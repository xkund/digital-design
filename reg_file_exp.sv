==> flow/design.v <==
module reg_file_exp(input logic [3:0] RA1, RA2, WA, input logic [7:0] data_in,
input logic clk, reset, write_enable,
output logic [7:0] data_out1, data_out2); logic [7:0] rf [0:15];
assign data_out1 = rf[RA1]; assign data_out2 = rf[RA2]; always_ff @ (posedge clk)
if (write_enable)
rf[WA] <= data_in;
endmodule
# Reports on reg_file_exp
# What the tools print for reg_file_exp, step after step.
# Lines are those of the file above, counted from 1.
# Library cell names are shortened.
# Not given: --
[setup]
top = "reg_file_exp"
clock = "clk"
cell_library = "sky130hd"
pvt_corner = "tt_025C_1v80"

# Elaborated design
# Yosys after proc, flatten, opt, wreduce and memory -nomap, before mapping. Enables and synchronous resets that opt folds into registers are not counted as muxes. Memory bits, and registers merged into a memory's read port (data or address), are not among the register bits. Print and check cells are not counted. Equal cells are merged and count once.
# Memory sizes are those after Yosys's memory passes, which may raise the word count (mostly to a power of two), join words into wider ones and drop unused or constant bits.
[classes]
n_addsub = 0
n_mul = 0
div_mod_pow = 0
cmp = 0
equal = 0
shifts = 0
muxes = 3
n_logic = 0
n_reduce_logical = 0
[ops]
columns = ["operator", "count"]
rows = [
  ["8-bit 2-to-1 mux", 1],
  ["4-bit 2-to-1 mux", 1],
  ["1-bit 2-to-1 mux", 1],
]
[word_totals]
ff_bits = 0
latch_bits = 0
ram_bits = 128
mem_bits_ro = 0
clocked_rd_ports_x_width = 0
memories = 1
in_bits = 23
[memory_table]
columns = ["name", "size", "word_bits", "rd", "wr", "line_no", "text"]
rows = [
  ["rf", 16, 8, 2, 1, 3, "output logic [7:0] data_out1, data_out2); logic [7:0] rf [0:15];"],
]

# Logic depth
# Depth = most cells in a row (Yosys ltp): at word level without a register or memory, in the mapped netlist without a sequential cell, where the memories' decode and read muxes count.
[depth]
word_depth = 1
abc_area = 0
depth_mapped = 5
ltp_nobuf = 3

# Netlist
# Source: synth_stat.txt of the flow (Yosys; design flattened, memories mapped). It holds for the ABC_AREA given above (unset counts as 0); a run with the other value may have another netlist.
# The area totals of this step are shown rounded.
[mapped]
stdcells = 291
mapped_area_mm2 = 0.006026
seqArea_mm2 = 0.003844
ffs = 128
buffers = 20
[by_type]
columns = ["cell_type", "count", "area_total_um2"]
rows = [
  ["edfxtp_1", 128, 3.84E+03],
  ["mux4_2", 34, 765.734],
  ["mux4_1", 28, 735.706],
  ["a22oi_1", 32, 240.23],
  ["buf_6", 6, 67.565],
  ["nand2_1", 17, 63.811],
  ["clkdlybuf4s25_2", 6, 60.058],
  ["nor2_1", 14, 52.55],
  ["mux4_4", 2, 50.048],
  ["buf_2", 6, 30.029],
  ["nor3_1", 4, 20.019],
  ["and2b_1", 2, 15.014],
  ["buf_4", 2, 15.014],
  ["nand3b_1", 2, 15.014],
  ["and2_1", 2, 12.512],
  ["nand2b_1", 2, 12.512],
  ["nor2b_1", 2, 12.512],
  ["or3b_2", 1, 8.758],
  ["nand3_1", 1, 5.005],
]

# Path before layout
# OpenSTA on the mapped netlist: ideal clock, no wires. The path of least setup slack (recovery checks aside). Input and output delay are each 20% of the period. Register names are those of the netlist, which keeps one name where synthesis merged equal registers.
[synth_timing]
kind = "input -> output"
startpoint = "input RA1[0]"
endpoint = "output data_out1[4]"
tclk_ns = 4.17
out_delay_ns = 0.834
launch_ns = 0.834
t_arrival_ns = 1.911
t_required_ns = 3.336
slack_ns = 1.425
path_delay_ns = 1.077
stages = 5
synth_period_reached_ns = 2.745
# "path_delay_ns" = arrival - input delay + setup time.
# A path that ends at an output port has no setup time.
# "stages" counts driving pins, that of a launching flip-flop among them; a cell with two outputs on the path counts twice.
# "synth_period_reached_ns" is the clock period less the worst setup slack; recovery checks do not enter. This is arithmetic on one report: input and output delays are still those of the set period (20% each).
# The rows between start and end are the longest chain of elaborated cells between them; the timing report does not say that the signal goes this way. Where chains are equally long, one stands for them.
# Each line given opens the expression or statement behind the cell; cells for indexed reads and writes are added by Yosys, which also makes memories of some case tables.
# A memory read counts as a cell of the chain, while the word-level depth stops at memories.
[synth_via]
path_cell_list = "buf_6 -> buf_6 -> mux4_1 -> a22oi_1 -> nand2_1"
elab_chain_len = 1
cells_between = 1
cone_classes = "1 x memory"
[synth_lines]
columns = ["element", "line_no", "text"]
rows = [
  ["start: declaration", 1, "module reg_file_exp(input logic [3:0] RA1, RA2, WA, input logic [7:0] data_in,"],
  ["memory 16 x 8 bit", 3, "output logic [7:0] data_out1, data_out2); logic [7:0] rf [0:15];"],
  ["end: declaration", 3, ""],
]

# Timing after layout
# From the final timing report of stored run 1: the path of least setup slack in the routed layout; clock arrival at registers is part of the times.
[layout_timing]
kind = "register -> output"
startpoint = "memory rf[0][0]"
endpoint = "output data_out1[0]"
tclk_ns = 1.98
out_delay_ns = 0.40
launch_ns = 0.41
t_arrival_ns = 1.84
t_required_ns = 1.58
slack_ns = -0.25
stages = 5
# The rows between start and end are the longest chain of elaborated cells between them; the timing report does not say that the signal goes this way. Where chains are equally long, one stands for them.
# A memory read counts as a cell of the chain, while the word-level depth stops at memories.
[layout_via]
path_cell_list = "edfxtp_1 -> mux4_4 -> a22oi_2 -> nand2_1 -> buf_2"
elab_chain_len = 1
cells_between = 1
cone_classes = "1 x memory"
[layout_lines]
columns = ["element", "line_no", "text"]
rows = [
  ["start: declaration", 3, "output logic [7:0] data_out1, data_out2); logic [7:0] rf [0:15];"],
  ["memory 16 x 8 bit", 3, ""],
  ["end: declaration", 3, ""],
]

# Module reg_file_exp, platform sky130hd: 2 stored runs of the flow (Yosys, OpenROAD) with differing settings, in no particular order. Input and output delays are each 20% of the period that was set; the output load is 0.01 pF.
# "period_reached_ns" is the run's clock period less its worst setup slack. It is reckoned from that one timing run; input and output delays stay at 20% of the period that was set.
# Values from the reports are rounded here.

[[run]]
name = "stored run 1"
[run.settings]
period_ns = 1.98
CORE_UTILIZATION = 26
CAP_MARGIN = 20
CORE_MARGIN = 2
SLEW_MARGIN = 20
[run.results]
post_synth_area_mm2 = 0.006026
period_reached_ns = 2.233
fin_util_pct = 35.1
dieArea_mm2 = 0.02441
ws_setup_ns = -0.253

[[run]]
name = "stored run 2"
[run.settings]
period_ns = 1.38
CORE_UTILIZATION = 19
PLACE_DENSITY_LB_ADDON = 0.26
CORE_ASPECT_RATIO = 1.59
CORE_MARGIN = 9
CELL_PAD_IN_SITES_GLOBAL_PLACEMENT = 2
GPL_TIMING_DRIVEN = 1
SLEW_MARGIN = 0
CAP_MARGIN = 20
[run.results]
post_synth_area_mm2 = 0.006026
period_reached_ns = 2.123
fin_util_pct = 27.3
ws_setup_ns = -0.743
dieArea_mm2 = 0.03862
